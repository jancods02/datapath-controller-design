==> flow/design.v <==
module COMPARATOR(greater, less, equal, in1, in2);
    input [15:0]in1, in2;
    output greater, less, equal;
    assign less = in1 < in2;
    assign greater = in1 > in2;
    assign equal = in1 == in2;
endmodule
module GCD_data_path(gt, lt, eq, sel1, sel2, sin, clk, din, lda, ldb);
    input lda, ldb, clk, sel1, sel2, sin;
    input [15:0]din;
    output lt, gt, eq;
    wire [15:0]a, b, bus, sub, x, y;
    PIPO A(a, din, lda, clk);
    PIPO B(b, din, ldb, clk);
    MUX A1(x, a, b, sel1);
    MUX B1(y, a, b, sel2);
    MUX Load(bus, sub, din, sin);
    SUB S1(sub, x, y);
    COMPARATOR COMP(gt, lt, eq, a, b);
endmodule
module MUX(dout, in1, in2, select);
    output [15:0]dout;
    input [15:0]in1, in2;
    input select;
    assign dout = select ? in2 : in1;
endmodule
module PIPO(dout, din, load, clk);
    output reg [15:0]dout;
    output load, clk;
    input [15:0]din;
    always @(posedge clk)
        if(load)
            dout <= din;
endmodule
module SUB(out, in1, in0);
    output reg [15:0]out;
    input [15:0]in1, in0;
    always @(*)
        out = in1 - in0;
endmodule
# Reports on GCD_data_path
# Tool output for the design above, in the order of the flow.
# Line numbers count from 1 in the design file above.
# Operators: Yosys type, input widths -> output width; for muxes data width and select width s.
# Cell names lack the library's common part.
# Not given: --
# design
design,GCD_data_path
clk_port,clk
cell_library,sky130hd
corner,tt_025C_1v80

# Word level
# Counts by Yosys on the flattened word-level netlist (proc, flatten, opt, wreduce; memories kept). Register bits leave out memories and registers merged into their read ports (data or address); mux counts leave out enables and synchronous resets folded into registers. Print and check cells are left out. Cells with the same type and inputs are merged into one.
# bits
ff_bits,32
input_bits,22
output_inout_bits,3
elab_cells,5
# classes
cmp,2
eq_ne,1
# op_table
op,count
$gt 16x16->1,1
$lt 16x16->1,1
$eq 16x16->1,1

# Logic depth
# Depth = most cells in a row (Yosys ltp): at word level without a register or memory, in the mapped netlist without a sequential cell, where the memories' decode and read muxes count.
# logic_depth
depth_word,1
abc_area,0
ltp_mapped,6
mapped_depth_nobuf,6

# Mapped cells and area
# The flow's flattened synthesis, as Yosys stat reports it; memories are mapped. The netlist is that of the ABC_AREA named above (0 if unset); the other value can give another one.
# by_type
cell,count,area_total_um2
edfxtp_1,32,960.922
ha_1,16,200.192
inv_1,17,63.811
a21oi_1,6,30.029
nand4_1,3,18.768
nand4_2,1,12.512
a2111o_1,1,11.261
nand2_1,3,11.261
o21ai_0,2,10.01
a211oi_1,1,7.507
a22oi_1,1,7.507
nor2_1,2,7.507
o211ai_1,1,7.507
a31oi_1,1,6.256
and3_1,1,6.256
nor2b_1,1,6.256
nor4_1,1,6.256
# synth_totals
cells,90
synth_area_um2,1373.8
sequential_area_um2,960.9
flip_flops,32
n_buf,0

# Path before layout
# Source: OpenSTA report_checks on the synthesized netlist (no wires, ideal clock, input and output delay 20% of the period each), path of least setup slack; recovery checks are left aside. Register names are those of the netlist, which keeps one name where synthesis merged equal registers.
# synth_timing
path_type,reg-to-output
from,register A.dout[15]
to,output port gt
tclk_ns,1.89
output_delay_ns,0.378
t_first_pin_ns,0.000
arrival_ns,1.500
required_time_ns,1.512
path_slack_ns,0.012
path_delay_ns,1.500
path_stages,5
path_buffers,0
period_less_setup_slack_ns,1.878
# "path_delay_ns" = arrival - input delay + setup time.
# At an output port there is no setup time.
# "path_stages": output pins that drive a net of the path, with the launching flip-flop's if there is one; two outputs of one cell count as two.
# "period_less_setup_slack_ns" = period - worst setup slack (recovery checks aside). The figure is calculated, with input and output delays left at 20% of the set period.
# Between the ends stands the longest chain of elaborated cells between them, by number of cells; it is not shown to be the way that was timed. Of several equally long chains one is given.
# Each line given opens the expression or statement behind the cell; cells for indexed reads and writes are added by Yosys, which also makes memories of some case tables.
# synth_between
cell_sequence,edfxtp_1 > ha_1 > nand4_2 > nor4_1 > a31oi_1
elab_chain_cells,1
cone_cells,1
lines_between,1
cone_classes,compare: 1
# synth_lines
element,line_no,text
"start, declared",28,output reg [15:0]dout;
"start, assigned",33,dout <= din;
$gt 16x16->1,5,assign greater = in1 > in2;
"end, declared",11,"output lt, gt, eq;"
# Some nets on the timed path still bear RTL names; the line given drives or declares the net.
# synth_named_nets
net,line_no,text
eq,6,assign equal = in1 == in2;

# Path in the finished layout
# From the final timing report of stored run 1: the path of least setup slack in the routed layout; clock arrival at registers is part of the times.
# layout_timing
path_type,reg-to-output
from,register A.dout[11]
to,output port lt
tclk_ns,1.94
output_delay_ns,0.39
t_first_pin_ns,0.32
arrival_ns,1.94
required_time_ns,1.55
path_slack_ns,-0.39
path_stages,6
path_buffers,1
# Between the ends stands the longest chain of elaborated cells between them, by number of cells; it is not shown to be the way that was timed. Of several equally long chains one is given.
# layout_between
cell_sequence,edfxtp_1 > ha_4 > nand4_1 > a2111o_1 > and3_4 > buf_6
elab_chain_cells,1
cone_cells,1
lines_between,1
cone_classes,compare: 1
# layout_lines
element,line_no,text
"start, declared",28,output reg [15:0]dout;
"start, assigned",33,dout <= din;
$lt 16x16->1,4,assign less = in1 < in2;
"end, declared",11,"output lt, gt, eq;"

# Flow measurements of GCD_data_path on sky130hd: 2 stored runs with different settings, listed in no order. Input and output delays are each 20% of the period that was set; the output load is 0.01 pF.
# "total_power_mw" rests on the timing tool's default activity at the inputs, not on a simulated workload.
# Settings: -- = not set for that run.
run,period_ns,SETUP_SLACK_MARGIN,CAP_MARGIN,CORE_MARGIN,CORE_UTILIZATION,SLEW_MARGIN,CORE_ASPECT_RATIO,CELL_PAD_IN_SITES_GLOBAL_PLACEMENT,TNS_END_PERCENT,ABC_AREA,GPL_ROUTABILITY_DRIVEN,CTS_CLUSTER_SIZE,stdcell_area_um2,synth_area_um2,post_route_util_pct,total_power_mw,timing.setup.ws_ns,design.die.area_um2,fin_hold_ws_ns
stored run 1,1.94,0.58,20,2,40,20,--,--,--,--,--,--,1806.7,1373.8,54.6,1.407,-0.385,3919.4,0.640
stored run 2,3.14,0.57,25,2,18,20,0.57,1,70,1,0,27,1884.3,1400.1,24.8,1.075,0.765,8527.7,0.942
